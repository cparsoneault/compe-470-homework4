==> flow/design.v <==
`timescale 1ns / 1ps
module Question1 #(parameter width = 4)(clk, op1, op2, out);
input clk;  
input [width-1:0] op1, op2;  
output [4 * width - 1:0] out;  
wire [2* width - 1: 0] mulOut1, r1out, r2out;
wire [width-1:0] xr1Out, xr2Out;
wire [4*width-1:0] mulOut2;
multiplier #(.width(width)) m1 (.a(op1),.b(op2),.mult(mulOut1));
myReg #(.width(2*width)) r1 (.d(mulOut1), .q(r1out), .clk(clk));  
myReg #(.width(2*width)) r2 (.d(r1out), .q(r2out), .clk(clk));
myReg #(.width(width)) xr1 (.d(op1), .q(xr1Out), .clk(clk));	
myReg #(.width(width)) xr2 (.d(xr1Out), .q(xr2Out), .clk(clk));
multiplier #(.width(2*width)) m2 (.a(r2out),.b({{width{xr2Out[width-1]}},xr2Out}),.mult(mulOut2));
myReg #(.width(4*width)) o1 (.d(mulOut2), .q(out), .clk(clk));
endmodule
module multiplier #(parameter width = 4) (a, b, mult);
	input signed [width-1:0]a,b;
	output reg signed[2 * width - 1 : 0] mult;
	always @ *
		mult = a * b;
endmodule
module myReg #(parameter width = 4) (clk, d, q);
	input clk;
	input [width-1:0] d;
	output reg [width-1:0] q;
	always @ (posedge clk)
		q <= d;
endmodule
module tb_Question1;
	parameter N = 4;
	reg clk;
	reg [N-1:0] op1, op2;
	wire [4*N-1:0] out;
	Question1 #(.width(N)) q1 (.clk(clk), .op1(op1), .op2(op2), .out(out));
	initial clk = 0;
	always #10 clk = ~clk;
	initial begin
	op1 = 4'sb1111; op2 = 4'sb0001;
	#20 op2 = 4'sb0101;
	#20 op2 = 4'sb0011;
	#20 op2 = 4'sb1001;
	#50;
	end
endmodule
`timescale 1ns / 1ps
module Question2 #(parameter N = 4)(clk, a, b, c, x, y);  
input clk;  
input signed [N-1:0] a,b,c,x;  
output signed [4*N:0] y;  
wire [2*N-1:0] mul1, rA;
wire [2*N:0] add1, rB;
wire [4*N + 1:0] mul2, rC;
wire [4*N+2:0] add2, rD;
multiplier #(.width(N)) m1 (.a(a),.b(x),.mult(mul1));
myReg #(.width(2*N)) r1 (.d(mul1), .q(rA), .clk(clk));
adder #(.width(2*N)) a1 (.op1(rA), .op2({{N{b[N-1]}},b}), .sum(add1));
myReg #(.width(2*N+1)) r2 (.d(add1), .q(rB), .clk(clk));
multiplier #(.width(2*N + 1)) m2 (.a(rB),.b({{(N+1){x[N-1]}},x}),.mult(mul2));
myReg #(.width(4*N + 2)) r3 (.d(mul2), .q(rC), .clk(clk));
adder #(.width(4*N + 2)) a2 (.op1(rC), .op2({{(3*N + 2){c[N-1]}},c}), .sum(add2));
myReg #(.width(4*N + 3)) r4 (.d(add2), .q(rD), .clk(clk));
assign y = rD;
endmodule
module adder #(parameter width = 4)(op1, op2, sum);
	input signed [width-1:0] op1, op2;
	output reg signed [width:0] sum;
	always@*
		sum = op1 + op2;
endmodule
module tb_Question2;
	parameter N = 4;
	reg clk;
	reg [N-1:0] a,b,c,x;
	wire [4*N:0] y;
	Question2 #(.N(N)) q2 (.clk(clk), .a(a), .b(b), .c(c), .x(x), .y(y));
	initial clk = 0;
	always #5 clk = ~clk;
	initial begin
	a = 3;
	b = -4;
	c = 5;
	x = 7;
	#100;
	end
endmodule
== Reports on Question2 ==
What the tools print for Question2, step after step.
Line numbers count from 1 in the design file above.
Library cell names are shortened.
The mark n/a stands for no value.
Inputs
  top: Question2
  clock port: clk
  cell library: sky130hd
  timing corner: tt_025C_1v80

== Word level ==
Counts by Yosys on the flattened word-level netlist (proc, flatten, opt, wreduce; memories kept). Register bits leave out memories and registers merged into their read ports (data or address); mux counts leave out enables and synchronous resets folded into registers. Print and check cells are left out. Cells with the same type and inputs are merged into one.
Operators by class
  add/sub/neg operators: 2
  shifts and indexed selects: 0
  eq/ne operators: 0
  reduce/logical cells: 0
  div/mod/pow operators: 0
  order comparisons: 0
  multiply operators: 2
  bitwise gates (word level): 0
  muxes and demuxes: 0
Operators by type and width (number)
  9-bit by 4-bit multiplier with 13-bit output: 1
  4-bit by 4-bit multiplier with 8-bit output: 1
  13-bit by 4-bit adder with 14-bit output: 1
  8-bit by 4-bit adder with 9-bit output: 1
Bit counts
  latch bits: 0
  elaborated cells: 8
  output and inout bits: 17
  flip-flop bits (word level): 44
  clocked read ports x word width: 0
  memories: 0
  input port bits: 17
  RAM bits: 0
  bits in read-only memories: 0

== Logic depth ==
Longest topological path by Yosys (ltp), each cell counted once; first at word level (registers and memories cut), then after technology mapping (sequential cells cut; the memories' decode and read muxes count).
Depth
  word-level depth: 1
  ABC_AREA: 0
  depth in mapped cells: 14
  depth with buffers taken out: 13

== Synthesis result ==
Yosys stat after the flow's synthesis: flattened, memories mapped to cells. It holds for the ABC_AREA given above (unset counts as 0); a run with the other value may have another netlist.
Cells by type
  dfxtp_1: number 44, total area 880.845 µm²
  ha_1: number 55, total area 688.16 µm²
  fa_1: number 30, total area 600.576 µm²
  xnor2_1: number 25, total area 218.96 µm²
  and2_1: number 29, total area 181.424 µm²
  inv_1: number 42, total area 157.651 µm²
  a21oi_1: number 18, total area 90.086 µm²
  xor2_1: number 8, total area 70.067 µm²
  a21o_1: number 9, total area 67.565 µm²
  nand2_1: number 18, total area 67.565 µm²
  nor2_1: number 18, total area 67.565 µm²
  o21ai_0: number 12, total area 60.058 µm²
  o21bai_1: number 7, total area 52.55 µm²
  a211oi_1: number 6, total area 45.043 µm²
  nand2b_1: number 5, total area 31.28 µm²
  o21a_1: number 4, total area 30.029 µm²
  a2111oi_4: number 1, total area 27.526 µm²
  buf_4: number 3, total area 22.522 µm²
Other cell types: 22; their cells: 31.
Synthesis totals
  mapped area: 3573.4 µm²
  flip-flops: 44
  standard cells after synthesis: 365
  sequential area: 880.8 µm²
By module: a second synthesis without flattening, with its own total; a netlist apart from the flattened one above.
Unflattened totals
  cells (unflattened synthesis): 615
  area total of the unflattened synthesis: 5969.5 µm²
Each row is one instance without its submodules.
Modules
  multiplier #(width=9): area 3035.4 µm², cells 327, instances 1, seq. area 0.0 µm²
  adder #(width=18): area 969.7 µm², cells 138, instances 1, seq. area 0.0 µm²
  multiplier #(width=4): area 565.5 µm², cells 59, instances 1, seq. area 0.0 µm²
  myReg #(width=19): area 380.4 µm², cells 19, instances 1, seq. area 380.4 µm²
  myReg #(width=18): area 360.3 µm², cells 18, instances 1, seq. area 360.3 µm²
  adder #(width=8): area 317.8 µm², cells 37, instances 1, seq. area 0.0 µm²
  myReg #(width=9): area 180.2 µm², cells 9, instances 1, seq. area 180.2 µm²
  myReg #(width=8): area 160.2 µm², cells 8, instances 1, seq. area 160.2 µm²
  Question2: area 0.0 µm², cells 0, instances 1, seq. area 0.0 µm²

== Worst setup path after synthesis ==
OpenSTA on the mapped netlist: ideal clock, no wires. The path of least setup slack (recovery checks aside). Input and output delay are each 20% of the period. Register names are those of the netlist, which keeps one name where synthesis merged equal registers.
Path after synthesis
  path type: input-to-reg
  start point: input x[2]
  end point: register r3.q[11]
  period: 9.01 ns
  stages on the path: 13
  external input delay: 1.802 ns
  path delay: 3.369 ns
  library setup time: 0.123 ns
  arrival time: 5.048 ns
  path buffers: 1
  setup slack: 3.839 ns
  launch time at the first pin: 1.802 ns
  required time: 8.887 ns
  synthesis period reached: 5.171 ns
"path delay" = arrival - input delay + setup time.
"stages on the path": output pins that drive a net of the path, with the launching flip-flop's if there is one; two outputs of one cell count as two.
"synthesis period reached" is the clock period less the worst setup slack; recovery checks do not enter. This is arithmetic on one report: input and output delays are still those of the set period (20% each).
Between the ends stands the longest chain of elaborated cells between them, by number of cells; it is not shown to be the way that was timed. Of several equally long chains one is given.
A line is the first line of the expression or statement that the cell stems from. Yosys adds cells for indexed reads and writes and turns some case tables into memories.
On the way, after synthesis
  cells stage by stage: clkbuf_1 -> nand2_1 -> fa_1 -> fa_1 -> fa_1 -> inv_1 -> ha_1 -> fa_1 -> a211oi_1 -> o21bai_1 -> a211oi_1 -> o21bai_1 -> xor2_1
  length of the longest elaborated chain: 1
  elaborated cells on any way between the ends: 1
  classes of those cells: mul (1)
Ends and longest elaborated chain, after synthesis
  from (decl): RTL line 49  | input signed [N-1:0] a,b,c,x;
  9-bit by 4-bit multiplier with 13-bit output: RTL line 21  | mult = a * b;
  to (assign): RTL line 28  | q <= d;
  to (decl): RTL line 26  | output reg [width-1:0] q;

== Path in the finished layout ==
From the final timing report of record 1: the path of least setup slack in the routed layout; clock arrival at registers is part of the times.
Path post-layout
  path type: input-to-reg
  start point: input x[2]
  end point: register r3.q[11]
  library setup time: 0.10 ns
  path buffers: 1
  required time: 4.70 ns
  period: 4.51 ns
  launch time at the first pin: 0.90 ns
  arrival time: 4.53 ns
  stages on the path: 13
  external input delay: 0.90 ns
  setup slack: 0.16 ns
Between the ends stands the longest chain of elaborated cells between them, by number of cells; it is not shown to be the way that was timed. Of several equally long chains one is given.
On the way, post-layout
  cells stage by stage: clkdlybuf4s50_1 -> nand2_1 -> fa_1 -> fa_1 -> fa_1 -> inv_1 -> ha_1 -> fa_1 -> a211oi_1 -> o21bai_1 -> a211oi_1 -> o21bai_1 -> xor2_1
  length of the longest elaborated chain: 1
  elaborated cells on any way between the ends: 1
  classes of those cells: mul (1)
Ends and longest elaborated chain, post-layout
  from (decl): RTL line 49  | input signed [N-1:0] a,b,c,x;
  9-bit by 4-bit multiplier with 13-bit output: RTL line 21  | mult = a * b;
  to (assign): RTL line 28  | q <= d;
  to (decl): RTL line 26  | output reg [width-1:0] q;

Settings and measured results of 2 stored flow runs for module Question2 (sky130hd), not sorted in any way. The constraints put input and output delay at 20% of the set period each and load the outputs with 0.01 pF.
By "achieved clock period (ns)" is meant the clock period of the run minus its worst setup slack. This is arithmetic on one report: input and output delays are still those of the set period (20% each).
"worst setup path time (ns)": the worst setup path's part of the clock period (all of it between registers, 20% less for each end at a port) less its slack. A launch clock that arrives late makes it longer, a capture clock that arrives late makes it shorter.
"finish__power__total" rests on the timing tool's default activity at the inputs, not on a simulated workload.

Flow files of record 1
==> flow/run.sh <==
#!/bin/bash
# the make line also repeats the synthesis and layout settings of config.mk as NAME=value (left out here)
make -C /OpenROAD-flow-scripts/flow DESIGN_CONFIG=/design/flow/config.mk WORK_HOME=/design/flow/orfs CLKGATE_MAP_FILE= finish
==> flow/config.mk <==
export PLATFORM = sky130hd
export DESIGN_NAME = Question2
export DESIGN_NICKNAME = Question2
export VERILOG_FILES = /design/flow/design.v
export SDC_FILE = /design/flow/constraint.sdc
export NUM_CORES = 4
export LEC_CHECK = 0
export CAP_MARGIN = 20
export CORE_MARGIN = 2
export CORE_UTILIZATION = 40
export SETUP_SLACK_MARGIN = -0.31
export SLEW_MARGIN = 20
==> flow/constraint.sdc <==
create_clock -name core_clock -period 4.51 [get_ports {clk}]
set_input_delay 0.9020 -clock core_clock [delete_from_list [all_inputs] [get_ports {clk}]]
set_output_delay 0.9020 -clock core_clock [all_outputs]
set_load 0.01 [all_outputs]

report of record 1
yosys chip area after synthesis (um^2): 3573.4
finish__design__die__area: 9705.2
finish__design__instance__area__stdcell: 4161.5
finish__design__instance__utilization: 0.4795
finish__timing__setup__ws: 0.162
finish__timing__setup__tns: 0.000
finish__timing__hold__ws: 0.453
finish__power__total: 2.939e-03
achieved clock period (ns): 4.348
worst setup path time (ns): 3.45
worst setup path kind: input-to-reg

Flow files of record 2
==> flow/run.sh <==
#!/bin/bash
# the make line also repeats the synthesis and layout settings of config.mk as NAME=value (left out here)
make -C /OpenROAD-flow-scripts/flow DESIGN_CONFIG=/design/flow/config.mk WORK_HOME=/design/flow/orfs CLKGATE_MAP_FILE= finish
==> flow/config.mk <==
export PLATFORM = sky130hd
export DESIGN_NAME = Question2
export DESIGN_NICKNAME = Question2
export VERILOG_FILES = /design/flow/design.v
export SDC_FILE = /design/flow/constraint.sdc
export NUM_CORES = 4
export LEC_CHECK = 0
export CAP_MARGIN = 15
export CORE_ASPECT_RATIO = 0.58
export CORE_MARGIN = 2
export CORE_UTILIZATION = 55
export GPL_ROUTABILITY_DRIVEN = 1
export PLACE_DENSITY_LB_ADDON = 0.05
export SETUP_SLACK_MARGIN = -0.32
export SLEW_MARGIN = 20
==> flow/constraint.sdc <==
create_clock -name core_clock -period 6.19 [get_ports {clk}]
set_input_delay 1.2380 -clock core_clock [delete_from_list [all_inputs] [get_ports {clk}]]
set_output_delay 1.2380 -clock core_clock [all_outputs]
set_load 0.01 [all_outputs]

report of record 2
yosys chip area after synthesis (um^2): 3573.4
finish__design__die__area: 7181.9
finish__design__instance__area__stdcell: 4095.2
finish__design__instance__utilization: 0.6497
finish__timing__setup__ws: 1.065
finish__timing__setup__tns: 0.000
finish__timing__hold__ws: 0.447
finish__power__total: 2.217e-03
achieved clock period (ns): 5.125
worst setup path time (ns): 3.89
worst setup path kind: input-to-reg
